==> flow/design.v <==
module MD5(
    input wire clk,
    input wire reset_n,
    input wire cs,
    input wire we,
    input wire [7:0] address,
    input wire [31:0] write_data,
    output wire [31:0] read_data
);
localparam ADDR_NAME0 = 8'h00;
localparam ADDR_NAME1 = 8'h01;
localparam ADDR_VERSION = 8'h02;
localparam ADDR_CTRL = 8'h08;
localparam CTRL_INIT_BIT = 0;
localparam CTRL_NEXT_BIT = 1;
localparam ADDR_STATUS = 8'h09;
localparam STATUS_READY_BIT = 0;
localparam ADDR_BLOCK0 = 8'h20;
localparam ADDR_BLOCK15 = 8'h2f;
localparam ADDR_DIGEST0 = 8'h40;
localparam ADDR_DIGEST3 = 8'h43;
localparam CORE_NAME0 = 32'h6d643520;    
localparam CORE_NAME1 = 32'h68617368;    
localparam CORE_VERSION = 32'h302e3120;  
reg init_reg;
reg init_new;
reg next_reg;
reg next_new;
reg [31:0] block_reg [0:15];
reg block_we;
reg [31:0] tmp_read_data;
wire core_ready;
wire [511:0] core_block;
wire [127:0] core_digest;
assign read_data = tmp_read_data;
assign core_block = {block_reg[0],  block_reg[1],  block_reg[2],  block_reg[3],
                     block_reg[4],  block_reg[5],  block_reg[6],  block_reg[7],
                     block_reg[8],  block_reg[9],  block_reg[10], block_reg[11],
                     block_reg[12], block_reg[13], block_reg[14], block_reg[15]};
MD5_core core(
    .clk(clk),
    .reset_n(reset_n),
    .init(init_reg),
    .next(next_reg),
    .block(core_block),
    .digest(core_digest),
    .ready(core_ready)
);
always @(posedge clk or negedge reset_n) begin: reg_update
    integer i;
    if (!reset_n) begin
        for (i = 0; i < 16; i = i + 1) 
            block_reg[i] <= 32'h0;
        init_reg <= 1'h0;
        next_reg <= 1'h0;
    end
    else begin
        init_reg <= init_new;
        next_reg <= next_new;
        if (block_we)
            block_reg[address[3:0]] <= write_data;
    end
end  
always @(*) begin: api
    init_new = 1'h0;
    next_new = 1'h0;
    block_we = 1'h0;
    tmp_read_data = 32'h0;
    if (cs) begin
        if (we) begin
            if (core_ready) begin
                if (address == ADDR_CTRL) begin
                    init_new = write_data[CTRL_INIT_BIT];
                    next_new = write_data[CTRL_NEXT_BIT];
                end
                if ((address >= ADDR_BLOCK0) && (address <= ADDR_BLOCK15))
                    block_we = 1'h1;
            end
        end
        else begin
            case (address)
                ADDR_NAME0: tmp_read_data = CORE_NAME0;
                ADDR_NAME1: tmp_read_data = CORE_NAME1;
                ADDR_VERSION: tmp_read_data = CORE_VERSION;
                ADDR_STATUS: tmp_read_data = {31'h0, core_ready};
                default: begin
                end
            endcase  
            if ((address >= ADDR_DIGEST0) && (address <= ADDR_DIGEST3))
                tmp_read_data = core_digest[(3 - (address - ADDR_DIGEST0))*32 +: 32];
        end
    end
end  
endmodule    
module MD5_core(
    input wire clk,
    input wire reset_n,
    input wire init,
    input wire next,
    input wire [511:0] block,
    output wire [127:0] digest,
    output wire ready
);
localparam A0 = 32'h67452301;
localparam B0 = 32'hefcdab89;
localparam C0 = 32'h98badcfe;
localparam D0 = 32'h10325476;
localparam CTRL_IDLE = 3'h0;
localparam CTRL_PIPE = 3'h1;
localparam CTRL_LOOP = 3'h2;
localparam CTRL_FINISH = 3'h3;
localparam NUM_ROUNDS = 64;
reg [31:0] h0_reg;
reg [31:0] h0_new;
reg [31:0] h1_reg;
reg [31:0] h1_new;
reg [31:0] h2_reg;
reg [31:0] h2_new;
reg [31:0] h3_reg;
reg [31:0] h3_new;
reg h_we;
reg [31:0] a_reg;
reg [31:0] a_new;
reg [31:0] b_reg;
reg [31:0] b_new;
reg [31:0] c_reg;
reg [31:0] c_new;
reg [31:0] d_reg;
reg [31:0] d_new;
reg a_d_we;
reg [31:0] pipe_b_reg;
reg [31:0] pipe_b_new;
reg ready_reg;
reg ready_new;
reg ready_we;
reg [31:0] block_reg [0:15];
reg block_we;
reg [6:0] round_ctr_reg;
reg [6:0] round_ctr_new;
reg round_ctr_inc;
reg round_ctr_rst;
reg round_ctr_we;
reg [2:0] MD5_core_ctrl_reg;
reg [2:0] MD5_core_ctrl_new;
reg MD5_core_ctrl_we;
reg init_state;
reg update_state;
reg init_round;
reg update_round;
function [31:0] F(
    input [31:0] b,
    input [31:0] c,
    input [31:0] d,
    input [5:0] round
);
    begin
        if (round < 16)
            F = (b & c) | ((~b) & d);
        else if ((round >= 16) && (round < 32))
            F = (d & b) | ((~d) & c);
        else if ((round >= 32) && (round < 48))
            F = b ^ c ^ d;
        else  
            F = c ^ (b | (~d));
    end
endfunction
function [31:0] K(
    input [5:0] round
);
    begin
        case (round)
            6'h00: K = 32'hd76aa478;
            6'h01: K = 32'he8c7b756;
            6'h02: K = 32'h242070db;
            6'h03: K = 32'hc1bdceee;
            6'h04: K = 32'hf57c0faf;
            6'h05: K = 32'h4787c62a;
            6'h06: K = 32'ha8304613;
            6'h07: K = 32'hfd469501;
            6'h08: K = 32'h698098d8;
            6'h09: K = 32'h8b44f7af;
            6'h0a: K = 32'hffff5bb1;
            6'h0b: K = 32'h895cd7be;
            6'h0c: K = 32'h6b901122;
            6'h0d: K = 32'hfd987193;
            6'h0e: K = 32'ha679438e;
            6'h0f: K = 32'h49b40821;
            6'h10: K = 32'hf61e2562;
            6'h11: K = 32'hc040b340;
            6'h12: K = 32'h265e5a51;
            6'h13: K = 32'he9b6c7aa;
            6'h14: K = 32'hd62f105d;
            6'h15: K = 32'h02441453;
            6'h16: K = 32'hd8a1e681;
            6'h17: K = 32'he7d3fbc8;
            6'h18: K = 32'h21e1cde6;
            6'h19: K = 32'hc33707d6;
            6'h1a: K = 32'hf4d50d87;
            6'h1b: K = 32'h455a14ed;
            6'h1c: K = 32'ha9e3e905;
            6'h1d: K = 32'hfcefa3f8;
            6'h1e: K = 32'h676f02d9;
            6'h1f: K = 32'h8d2a4c8a;
            6'h20: K = 32'hfffa3942;
            6'h21: K = 32'h8771f681;
            6'h22: K = 32'h6d9d6122;
            6'h23: K = 32'hfde5380c;
            6'h24: K = 32'ha4beea44;
            6'h25: K = 32'h4bdecfa9;
            6'h26: K = 32'hf6bb4b60;
            6'h27: K = 32'hbebfbc70;
            6'h28: K = 32'h289b7ec6;
            6'h29: K = 32'heaa127fa;
            6'h2a: K = 32'hd4ef3085;
            6'h2b: K = 32'h04881d05;
            6'h2c: K = 32'hd9d4d039;
            6'h2d: K = 32'he6db99e5;
            6'h2e: K = 32'h1fa27cf8;
            6'h2f: K = 32'hc4ac5665;
            6'h30: K = 32'hf4292244;
            6'h31: K = 32'h432aff97;
            6'h32: K = 32'hab9423a7;
            6'h33: K = 32'hfc93a039;
            6'h34: K = 32'h655b59c3;
            6'h35: K = 32'h8f0ccc92;
            6'h36: K = 32'hffeff47d;
            6'h37: K = 32'h85845dd1;
            6'h38: K = 32'h6fa87e4f;
            6'h39: K = 32'hfe2ce6e0;
            6'h3a: K = 32'ha3014314;
            6'h3b: K = 32'h4e0811a1;
            6'h3c: K = 32'hf7537e82;
            6'h3d: K = 32'hbd3af235;
            6'h3e: K = 32'h2ad7d2bb;
            6'h3f: K = 32'heb86d391;
        endcase
    end
endfunction
function [31:0] rotate(
    input [31:0] x,
    input [5:0] round
);
    begin
        if (round < 16)
            case (round[1:0])
                0: rotate = {x[24:0], x[31:25]};     
                1: rotate = {x[19:0], x[31:20]};     
                2: rotate = {x[14:0], x[31:15]};     
                3: rotate = {x[09:0], x[31:10]};     
            endcase
        else if ((round >= 16) && (round < 32))
            case (round[1:0])
                0: rotate = {x[26:0], x[31:27]};     
                1: rotate = {x[22:0], x[31:23]};     
                2: rotate = {x[17:0], x[31:18]};     
                3: rotate = {x[11:0], x[31:12]};     
            endcase
        else if ((round >= 32) && (round < 48))
            case (round[1:0])
                0: rotate = {x[27:0], x[31:28]};     
                1: rotate = {x[20:0], x[31:21]};     
                2: rotate = {x[15:0], x[31:16]};     
                3: rotate = {x[08:0], x[31:09]};     
            endcase
        else   
            case (round[1:0])
                0: rotate = {x[25:0], x[31:26]};     
                1: rotate = {x[21:0], x[31:22]};     
                2: rotate = {x[16:0], x[31:17]};     
                3: rotate = {x[10:0], x[31:11]};     
            endcase
    end
endfunction
function [3:0] G(
    input [5:0] round
);
    begin
        case (round)
            6'h00: G = 0;
            6'h01: G = 1;
            6'h02: G = 2;
            6'h03: G = 3;
            6'h04: G = 4;
            6'h05: G = 5;
            6'h06: G = 6;
            6'h07: G = 7;
            6'h08: G = 8;
            6'h09: G = 9;
            6'h0a: G = 10;
            6'h0b: G = 11;
            6'h0c: G = 12;
            6'h0d: G = 13;
            6'h0e: G = 14;
            6'h0f: G = 15;
            6'h10: G = 1;
            6'h11: G = 6;
            6'h12: G = 11;
            6'h13: G = 0;
            6'h14: G = 5;
            6'h15: G = 10;
            6'h16: G = 15;
            6'h17: G = 4;
            6'h18: G = 9;
            6'h19: G = 14;
            6'h1a: G = 3;
            6'h1b: G = 8;
            6'h1c: G = 13;
            6'h1d: G = 2;
            6'h1e: G = 7;
            6'h1f: G = 12;
            6'h20: G = 5;
            6'h21: G = 8;
            6'h22: G = 11;
            6'h23: G = 14;
            6'h24: G = 1;
            6'h25: G = 4;
            6'h26: G = 7;
            6'h27: G = 10;
            6'h28: G = 13;
            6'h29: G = 0;
            6'h2a: G = 3;
            6'h2b: G = 6;
            6'h2c: G = 9;
            6'h2d: G = 12;
            6'h2e: G = 15;
            6'h2f: G = 2;
            6'h30: G = 0;
            6'h31: G = 7;
            6'h32: G = 14;
            6'h33: G = 5;
            6'h34: G = 12;
            6'h35: G = 3;
            6'h36: G = 10;
            6'h37: G = 1;
            6'h38: G = 8;
            6'h39: G = 15;
            6'h3a: G = 6;
            6'h3b: G = 13;
            6'h3c: G = 4;
            6'h3d: G = 11;
            6'h3e: G = 2;
            6'h3f: G = 9;
        endcase
    end
endfunction
function [31:0] byteflip(
    input [31:0] w
);
    begin
        byteflip = {w[7:0], w[15:8], w[23:16], w[31:24]};
    end
endfunction
assign ready = ready_reg;
assign digest = {byteflip(h0_reg), byteflip(h1_reg),
                 byteflip(h2_reg), byteflip(h3_reg)};
always @(posedge clk or negedge reset_n) begin: reg_update
    integer i;
    if (!reset_n) begin
        for (i = 0; i < 16; i = i + 1) 
            block_reg[i] <= 32'h0;
        h0_reg <= 32'h0;
        h1_reg <= 32'h0;
        h2_reg <= 32'h0;
        h3_reg <= 32'h0;
        a_reg <= 32'h0;
        b_reg <= 32'h0;
        c_reg <= 32'h0;
        d_reg <= 32'h0;
        pipe_b_reg <= 32'h0;
        ready_reg <= 1'h1;
        round_ctr_reg <= 7'h0;
        MD5_core_ctrl_reg <= CTRL_IDLE;
    end
    else begin
        pipe_b_reg <= pipe_b_new;
        if (ready_we)
            ready_reg <= ready_new;
        if (block_we) begin
            block_reg[00] <= block[511:480];
            block_reg[01] <= block[479:448];
            block_reg[02] <= block[447:416];
            block_reg[03] <= block[415:384];
            block_reg[04] <= block[383:352];
            block_reg[05] <= block[351:320];
            block_reg[06] <= block[319:288];
            block_reg[07] <= block[287:256];
            block_reg[08] <= block[255:224];
            block_reg[09] <= block[223:192];
            block_reg[10] <= block[191:160];
            block_reg[11] <= block[159:128];
            block_reg[12] <= block[127:096];
            block_reg[13] <= block[095:064];
            block_reg[14] <= block[063:032];
            block_reg[15] <= block[031:000];
        end
        if (h_we) begin
            h0_reg <= h0_new;
            h1_reg <= h1_new;
            h2_reg <= h2_new;
            h3_reg <= h3_new;
        end
        if (a_d_we) begin
            a_reg <= a_new;
            b_reg <= b_new;
            c_reg <= c_new;
            d_reg <= d_new;
        end
        if (round_ctr_we)
            round_ctr_reg <= round_ctr_new;
        if (MD5_core_ctrl_we)
            MD5_core_ctrl_reg <= MD5_core_ctrl_new;
    end
end
always @(*) begin: MD5_dp
    reg [31:0] f;
    reg [31:0] k;
    reg [3:0] g;
    reg [31:0] w;
    reg [31:0] tmp_b0;
    reg [31:0] lr;
    reg [31:0] tmp_b2;
    h0_new = 32'h0;
    h1_new = 32'h0;
    h2_new = 32'h0;
    h3_new = 32'h0;
    h_we = 1'h0;
    a_new = 32'h0;
    b_new = 32'h0;
    c_new = 32'h0;
    d_new = 32'h0;
    a_d_we = 1'h0;
    f = F(b_reg, c_reg, d_reg, round_ctr_reg[5:0]);
    g = G(round_ctr_reg[5:0]);
    w = block_reg[g];
    k = K(round_ctr_reg[5:0]);
    tmp_b0 = a_reg + f + w + k;
    pipe_b_new = tmp_b0;
    lr = rotate(pipe_b_reg, round_ctr_reg[5:0]);
    tmp_b2 = lr + b_reg;
    if (init_state) begin
        h0_new = A0;
        h1_new = B0;
        h2_new = C0;
        h3_new = D0;
        h_we = 1'h1;
    end
    if (update_state) begin
        h0_new = h0_reg + a_reg;
        h1_new = h1_reg + b_reg;
        h2_new = h2_reg + c_reg;
        h3_new = h3_reg + d_reg;
        h_we = 1'h1;
    end
    if (init_round) begin
        a_new = h0_reg;
        b_new = h1_reg;
        c_new = h2_reg;
        d_new = h3_reg;
        a_d_we = 1'h1;
    end
    if (update_round) begin
        a_new = d_reg;
        b_new = tmp_b2;
        c_new = b_reg;
        d_new = c_reg;
        a_d_we = 1'h1;
    end
end
always @(*) begin: round_ctr
    round_ctr_new = 7'h0;
    round_ctr_we = 1'h0;
    if (round_ctr_rst) begin
        round_ctr_new = 7'h0;
        round_ctr_we = 1'h1;
    end
    if (round_ctr_inc) begin
        round_ctr_new = round_ctr_reg + 1'h1;
        round_ctr_we = 1'h1;
    end
end
always @(*) begin: MD5_core_ctrl
    ready_new = 1'h0;
    ready_we = 1'h0;
    block_we = 1'h0;
    round_ctr_inc = 1'h0;
    round_ctr_rst = 1'h0;
    init_state = 1'h0;
    update_state = 1'h0;
    init_round = 1'h0;
    update_round = 1'h0;
    MD5_core_ctrl_new = CTRL_IDLE;
    MD5_core_ctrl_we = 1'h0;
    case (MD5_core_ctrl_reg) 
        CTRL_IDLE: begin
            if (init) begin
                init_state = 1'h1;
            end
            if (next) begin
                init_round = 1'h1;
                block_we = 1'h1;
                round_ctr_rst = 1'h1;
                ready_new = 1'h0;
                ready_we = 1'h1;
                MD5_core_ctrl_new = CTRL_PIPE;
                MD5_core_ctrl_we = 1'h1;
            end
        end
        CTRL_PIPE: begin
            MD5_core_ctrl_new = CTRL_LOOP;
            MD5_core_ctrl_we = 1'h1;
        end
        CTRL_LOOP: begin
            if (round_ctr_reg < 64) begin
                update_round = 1'h1;
                round_ctr_inc = 1'h1;
                MD5_core_ctrl_new = CTRL_PIPE;
                MD5_core_ctrl_we = 1'h1;
            end
            else begin
                update_state = 1'h1;
                ready_new = 1'h1;
                ready_we = 1'h1;
                MD5_core_ctrl_new = CTRL_IDLE;
                MD5_core_ctrl_we = 1'h1;
            end
        end
        default: begin
        end
    endcase
end
endmodule
======== Reports on MD5 ========
Tool output for the design above, in the order of the flow.
Lines are those of the file above, counted from 1.
Cell names lack the library's common part.
Not given: --
design
  top ..................................... MD5
  clock port .............................. clk
  standard-cell library ................... sky130hd
  corner .................................. tt_025C_1v80

======== Word-level counts ========
Counts by Yosys on the flattened word-level netlist (proc, flatten, opt, wreduce). Print and check cells are left out.
Yosys's memory passes give these memory sizes; they may raise the number of words (mostly to a power of two), join words into wider ones and drop unused or constant bits.
bit counts
  bits in registers ....................... 1325
  bits in read-only memories .............. 2304
  memories kept ........................... 2
  input bits .............................. 44
  output and inout bits ................... 32
memory list
  name              words  bits a word  rd ports  write ports  line  source
  (name not given)  64     32           1         0            171   case (round)
  (name not given)  64     4            1         0            278   case (round)
cells by class
  add/subtract/negate cells ............... 11
  order comparisons ....................... 10
  eq/ne operators ......................... 39
  shifts and indexed selects .............. 1
  mux-type cells .......................... 61
  bitwise gates (word level) .............. 12
  reductions and logical operators ........ 26
operator list
  operator                                      number
  two-way mux 32 bit                            23
  parallel mux 32 bit (select 16 bit)           1
  parallel mux 32 bit (select 4 bit)            4
  adder 32 bit                                  8
  variable part select 128 x 15 -> 32 bit       1
  AND 32 bit                                    4
  parallel mux 31 bit (select 4 bit)            1
  bitwise OR 32 bit                             3
  bitwise XOR 32 bit                            3
  inverter 32 bit                               2
  == test 4 bit with constant B                 16
  AND reduction 2 bit                           16
  == test 4 x 3 -> 1 bit with constant B        8
  two-way mux 31 bit                            1
  two-way mux 29 bit                            1
  two-way mux 1 bit                             26
  == test 4 x 2 -> 1 bit with constant B        4
  == test 8 x 4 -> 1 bit with constant B        2
  less-than comparator 6 bit with constant B    2
  subtractor 3 x 9 -> 10 bit with constant A    1
  subtractor 8 x 7 -> 9 bit with constant B     1
  parallel mux 3 bit (select 3 bit)             1
  == test 4 x 1 -> 1 bit with constant B        2
  logical NOT 4 bit                             2
  == test 8 x 1 -> 1 bit with constant B        1
  == test 8 x 2 -> 1 bit with constant B        1
  >= comparator 8 x 6 -> 1 bit with constant B  1
  <= comparator 8 x 6 -> 1 bit with constant B  1
Not listed: further kinds 18, cells in them 23.

======== Longest topological paths ========
Longest topological path by Yosys (ltp), each cell counted once; first at word level (registers and memories cut), then after technology mapping (sequential cells cut; the memories' decode and read muxes count).
depth
  word-level depth ........................ 9
  ABC_AREA ................................ 0
  depth in mapped cells ................... 32

======== Netlist ========
Source: synth_stat.txt of the flow (Yosys; design flattened, memories mapped). It holds for the ABC_AREA given above (unset counts as 0); a run with the other value may have another netlist.
Totals and module areas in this step are rounded.
mapped netlist
  standard cells after synthesis .......... 7606
  chip area (Yosys) ....................... 0.07104 mm2
  flip-flops .............................. 1325
  buffer cells ............................ 479
cell types
  cell      number
  dfrtp_1   1323
  nand2_1   2147
  mux2_2    482
  ha_1      211
  a21oi_1   373
  o21ai_0   344
  nor2_1    414
  clkbuf_1  387
  fa_1      67
  mux4_2    48
  a22oi_1   136
  xnor2_1   115
  a31oi_1   155
  a21o_1    92
  xor2_1    76
  a221oi_1  71
  o211ai_1  80
  a211oi_1  76
Not listed: further types 78, cells in them 1009.
By module: a second synthesis without flattening, with its own total; a netlist apart from the flattened one above.
second synthesis, totals
  cells (unflattened synthesis) ........... 7596
  area total of the unflattened synthesis .. 0.07161 mm2
Each row is one instance without its submodules.
by module
  module    instances  cells  area (mm2)  seq. area (mm2)
  MD5_core  1          6337   0.05086     0.0203
  MD5       1          1259   0.02076     0.01286

======== Path before layout ========
Source: OpenSTA report_checks on the synthesized netlist (no wires, ideal clock, input and output delay 20% of the period each), path of least setup slack; recovery checks are left aside. Register names are those of the netlist, which keeps one name where synthesis merged equal registers.
path post-synthesis
  kind .................................... register to register
  start point ............................. register core.round_ctr_reg[1]
  end point ............................... register core.pipe_b_reg[28]
  period .................................. 8.11 ns
  library setup time ...................... 0.104 ns
  data arrival time ....................... 6.783 ns
  slack ................................... 1.223 ns
  delay of the path ....................... 6.887 ns
  stages .................................. 28
  path buffers ............................ 3
  period reached after synthesis .......... 6.887 ns
"delay of the path" is the arrival time less input delay plus setup time.
"stages": output pins that drive a net of the path, with the launching flip-flop's if there is one; two outputs of one cell count as two.
"period reached after synthesis" = period - worst setup slack (recovery checks aside). The figure is calculated, with input and output delays left at 20% of the set period.
Between the ends stands the longest chain of elaborated cells between them, by number of cells; it is not shown to be the way that was timed. Of several equally long chains one is given.
A line is the first line of the expression or statement that the cell stems from. Yosys adds cells for indexed reads and writes and turns some case tables into memories.
between the ends, post-synthesis
  cells stage by stage .................... dfrtp_1 clkbuf_1 clkinv_1 ha_1 o21ai_0 o211a_1 a211oi_2 o21ai_4 buf_4 nor3_1 clkbuf_1 a22oi_1 and3_1 nand3_1 o21ai_0 fa_1 fa_1 inv_1 ha_1 a21o_1 a21oi_1 a21oi_1 o41a_1 a22oi_1 o21ai_1 o41ai_4 o31ai_1 o311ai_1
  cells in the longest elaborated chain ... 8
  elaborated cells between the ends (all ways) .. 32
  classes of those cells .................. add/sub: 3; compare: 5; eq/ne: 15; mux: 4; reduce/logical: 3; memory: 2
RTL lines, path post-synthesis
  element              line  source
  from (decl)          138   reg [6:0] round_ctr_reg;
  from (assign)        371   round_ctr_reg <= 7'h0;
  from (assign)        409   round_ctr_reg <= round_ctr_new;
  >= comparator 6 bit  161   else if ((round >= 32) && (round < 48))
  logical AND 1 bit    161
  two-way mux 32 bit   161
  two-way mux 32 bit   159   else if ((round >= 16) && (round < 32))
  two-way mux 32 bit   157   if (round < 16)
  adder 32 bit x3      436   tmp_b0 = a_reg + f + w + k;
  to (assign)          369   pipe_b_reg <= 32'h0;
  to (assign)          375   pipe_b_reg <= pipe_b_new;
  to (decl)            131   reg [31:0] pipe_b_reg;

======== Path in the finished layout ========
Path of least setup slack in the final report of record 1 (OpenROAD, finished layout, wires in). Where an end is a register, its clock arrival counts in the times.
path after layout
  kind .................................... register to register
  start point ............................. register core.round_ctr_reg[1]
  end point ............................... register core.pipe_b_reg[26]
  period .................................. 4.76 ns
  library setup time ...................... 0.11 ns
  data arrival time ....................... 7.50 ns
  slack ................................... -2.03 ns
  stages .................................. 29
  path buffers ............................ 9
Between the ends stands the longest chain of elaborated cells between them, by number of cells; it is not shown to be the way that was timed. Of several equally long chains one is given.
between the ends, after layout
  cells stage by stage .................... dfrtp_2 clkinv_8 buf_4 buf_6 ha_4 buf_12 nand2_1 buf_6 nand3_4 o211ai_1 o21ai_1 o311ai_2 buf_2 buf_4 fa_1 fa_1 inv_1 ha_4 o21ai_2 a21oi_2 o41a_1 a22oi_2 o21ai_2 buf_12 o41ai_4 buf_6 o31ai_4 buf_4 xor2_1
  cells in the longest elaborated chain ... 8
  elaborated cells between the ends (all ways) .. 32
  classes of those cells .................. add/sub: 3; compare: 5; eq/ne: 15; mux: 4; reduce/logical: 3; memory: 2
RTL lines, path after layout
  element              line  source
  from (decl)          138   reg [6:0] round_ctr_reg;
  from (assign)        371   round_ctr_reg <= 7'h0;
  from (assign)        409   round_ctr_reg <= round_ctr_new;
  >= comparator 6 bit  161   else if ((round >= 32) && (round < 48))
  logical AND 1 bit    161
  two-way mux 32 bit   161
  two-way mux 32 bit   159   else if ((round >= 16) && (round < 32))
  two-way mux 32 bit   157   if (round < 16)
  adder 32 bit x3      436   tmp_b0 = a_reg + f + w + k;
  to (assign)          369   pipe_b_reg <= 32'h0;
  to (assign)          375   pipe_b_reg <= pipe_b_new;
  to (decl)            131   reg [31:0] pipe_b_reg;

==> runs of MD5 <==
Measured results for MD5: 2 stored runs of the Yosys and OpenROAD flow on sky130hd. The settings differ; the order carries no meaning. The constraints put input and output delay at 20% of the set period each and load the outputs with 0.01 pF.
Results are given in rounded form.

---- record 1 ----
settings
  period_ns = 4.76
  CORE_UTILIZATION = 31
  SETUP_SLACK_MARGIN = 0.56
  PLACE_DENSITY_LB_ADDON = 0.1
  CORE_ASPECT_RATIO = 0.62
  CORE_MARGIN = 7
  CELL_PAD_IN_SITES_DETAIL_PLACEMENT = 2
  TNS_END_PERCENT = 95
  ABC_AREA = 0
  MIN_ROUTING_LAYER = met2
  CAP_MARGIN = 20
  SLEW_MARGIN = 20
results
  synthesis area .......................... 0.07104 mm2
  total die area .......................... 0.2431 mm2
  setup total negative slack .............. -50.67 ns
  post-route utilization .................. 0.393
  standard-cell area after layout ......... 0.08953 mm2
  setup slack of the critical path ........ -2.031 ns

---- record 2 ----
settings
  period_ns = 11.7
  CORE_UTILIZATION = 31
  PLACE_DENSITY_LB_ADDON = 0.08
  CORE_ASPECT_RATIO = 0.63
  CORE_MARGIN = 6
  CELL_PAD_IN_SITES_DETAIL_PLACEMENT = 2
  ABC_AREA = 0
  GPL_TIMING_DRIVEN = 0
  CTS_CLUSTER_SIZE = 38
  CAP_MARGIN = 25
  MAX_ROUTING_LAYER = met5
  SLEW_MARGIN = 20
results
  post-route utilization .................. 0.362
  setup slack of the critical path ........ -0.077 ns
  total die area .......................... 0.2411 mm2
  setup total negative slack .............. -0.091 ns
  standard-cell area after layout ......... 0.0819 mm2
  synthesis area .......................... 0.07104 mm2
